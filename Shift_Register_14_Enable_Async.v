==> flow/design.v <==
module D_FF_Enable_Async(clk, resetn, enable, d, q);
	input clk;
	input resetn;
	input enable;
	input d;
	output reg q;
	always @(posedge clk or negedge resetn)
	begin
		if (!resetn)
		begin
			q <= 1'b0;
		end
		else
		begin
			if (enable)
			begin
				q <= d;
			end
		end
	end
endmodule
module Shift_Register_14_Enable_Async_Muxed(clk, resetn, enable, d, q);
	input clk;
	input resetn;
	input enable;
	input d;
	output [13:0] q;
	D_FF_Enable_Async Zero(clk, resetn, enable, d, q[0]);
	D_FF_Enable_Async One(clk, resetn, enable, q[0], q[1]);
	D_FF_Enable_Async Two(clk, resetn, enable, q[1], q[2]);
	D_FF_Enable_Async Three(clk, resetn, enable, q[2], q[3]);
	D_FF_Enable_Async Four(clk, resetn, enable, q[3], q[4]);
	D_FF_Enable_Async Five(clk, resetn, enable, q[4], q[5]);
	D_FF_Enable_Async Six(clk, resetn, enable, q[5], q[6]);
	D_FF_Enable_Async Seven(clk, resetn, enable, q[6], q[7]);
	D_FF_Enable_Async Eight(clk, resetn, enable, q[7], q[8]);
	D_FF_Enable_Async Nine(clk, resetn, enable, q[8], q[9]);
	D_FF_Enable_Async Ten(clk, resetn, enable, q[9], q[10]);
	D_FF_Enable_Async Eleven(clk, resetn, enable, q[10], q[11]);
	D_FF_Enable_Async Twelve(clk, resetn, enable, q[11], q[12]);
	D_FF_Enable_Async Thirteen(clk, resetn, enable, q[12], q[13]);
endmodule
Step by step through the tools: Shift_Register_14_Enable_Async_Muxed
Tool output for the design above, in the order of the flow.
Line numbers count from 1 in the design file above.
Library cell names are shortened.
A cell with -- has no value.

set-up
  design top = Shift_Register_14_Enable_Async_Muxed
  clock input = clk
  standard-cell library = sky130hd
  corner = tt_025C_1v80

Word level
Source: Yosys, flattened and elaborated, memories not mapped. Widths are those after wreduce; folded enables and synchronous resets count as part of the registers. Registers that Yosys merges into a memory's read port (data or address) are not register bits. Print and check cells do not count. Equal cells are merged and count once.

storage and ports
  register bits after elaboration = 14
  bits of input ports = 4
  output and inout port bits = 14

Logic depth
Longest topological path by Yosys (ltp), each cell counted once; first at word level (registers and memories cut), then after technology mapping (sequential cells cut; the memories' decode and read muxes count).

logic depth
  depth after elaboration = 0
  ABC_AREA = 0
  mapped depth = 2
  gate-level depth less buffers = 1

Synthesis result
Yosys stat after the flow's synthesis: flattened, memories mapped to cells. It holds for the ABC_AREA given above (unset counts as 0); a run with the other value may have another netlist.

synthesis totals
  chip area (Yosys) = 0.0006243 mm2
  flip-flop cells = 14
  mapped cells = 43
  area of sequential cells = 0.0003503 mm2

cell types
  type     count
  dfrtp_1  14
  mux2_2   14
  buf_4    14
  buf_6    1

By module: a second synthesis without flattening, with its own total; a netlist apart from the flattened one above.

unflattened totals
  cell total of the unflattened synthesis = 28
  area (unflattened synthesis) = 0.0005605 mm2

Each row is one instance without its submodules.

modules
  module                                instances  area (mm2)  cells  seq. area (mm2)
  D_FF_Enable_Async                     14         0.00004     2      0.000025
  Shift_Register_14_Enable_Async_Muxed  1          0           0      0

Worst setup path after synthesis
Path of least setup slack by OpenSTA after synthesis, without wires, with an ideal clock, recovery checks aside; 20% of the period is set as input and as output delay. Where synthesis merged equal registers, the netlist keeps one of their names.

timing post-synthesis
  kind = reg-to-reg
  start = register Eight.q
  end = register Nine.q
  path slack = 0.076 ns
  stages on the path = 2
  data required time = 0.683 ns
  path buffers = 0
  delay of the path = 0.733 ns
  arrival time = 0.608 ns
  setup time = 0.125 ns
  launch time at the first pin = 0.000 ns
  clock period = 0.808 ns
  synthesis period reached = 0.732 ns

"delay of the path" is the arrival time less input delay plus setup time.
"stages on the path" counts driving pins, that of a launching flip-flop among them; a cell with two outputs on the path counts twice.
"synthesis period reached" is the clock period less the worst setup slack; recovery checks do not enter. This is arithmetic on one report: input and output delays are still those of the set period (20% each).

between the ends, post-synthesis
  path through = dfrtp_1 -> mux2_2
  cells in the longest elaborated chain = 0
  elaborated cells on any way between the ends = 0

ends and longest elaborated chain, post-synthesis
  element        line  source
  from (decl)    6     output reg q;
  from (assign)  11    q <= 1'b0;
  from (assign)  17    q <= d;
  to (assign)    11
  to (assign)    17
  to (decl)      6

Worst path after layout
Path of least setup slack in the final report of run A (OpenROAD, finished layout, wires in). Where an end is a register, its clock arrival counts in the times.

timing post-layout
  kind = reg-to-output
  start = register Zero.q
  end = output port q[0]
  launch time at the first pin = 0.27 ns
  stages on the path = 2
  arrival time = 0.81 ns
  clock period = 0.634 ns
  path slack = -0.31 ns
  path buffers = 1
  data required time = 0.51 ns

between the ends, post-layout
  path through = dfrtp_1 -> buf_2
  cells in the longest elaborated chain = 0
  elaborated cells on any way between the ends = 0

ends and longest elaborated chain, post-layout
  element        line  source
  from (decl)    6     output reg q;
  from (assign)  11    q <= 1'b0;
  from (assign)  17    q <= d;
  to (decl)      27    output [13:0] q;

Memo
Re: implementation data of Shift_Register_14_Enable_Async_Muxed

Measured data: module Shift_Register_14_Enable_Async_Muxed, platform sky130hd, 2 stored runs of the flow under differing settings, order arbitrary. Input and output delays are each 20% of the period that was set; the output load is 0.01 pF.
"reached clock period" means the clock period less the worst setup slack. The figure is calculated, with input and output delays left at 20% of the set period.
By "time on the worst setup path" is meant the share of the clock period that the worst setup path is allowed (20% is reserved at inputs, 20% at outputs), minus its slack. Clock arrival times at its registers enter into it.
"total design power" is the tool's figure for a default switching activity; nothing was simulated.
A setting shown as n/a is not set for that run.
A result given as n/a is not shown for that run.

setting or result                             run A          run B
period_ns                                     0.634          0.567
CORE_UTILIZATION                              36             64
SETUP_SLACK_MARGIN                            -0.05          n/a
PLACE_DENSITY_LB_ADDON                        0.05           n/a
CORE_ASPECT_RATIO                             1.71           n/a
TNS_END_PERCENT                               90             n/a
CTS_CLUSTER_SIZE                              75             36
CTS_CLUSTER_DIAMETER                          117            89
SLEW_MARGIN                                   0              20
CAP_MARGIN                                    20             20
CORE_MARGIN                                   2              2
CELL_PAD_IN_SITES_GLOBAL_PLACEMENT            n/a            1
CELL_PAD_IN_SITES_DETAIL_PLACEMENT            n/a            0
GPL_ROUTABILITY_DRIVEN                        n/a            1
die area (mm2)                                0.0020953      n/a
time on the worst setup path (ns)             0.81           n/a
type of the worst setup path                  reg-to-output  n/a
synthesis area (mm2)                          0.0006243      n/a
setup slack of the critical path (ns)         -0.308         n/a
utilization after routing                     0.556          n/a
total design power (µW)                       3701           n/a
reached clock period (ns)                     0.942          n/a
standard-cell area of the final layout (mm2)  0.0008984      n/a
setup TNS (ns)                                -7.474         n/a

Run B: stopped before the end: clock tree synthesis reported DPL-0033
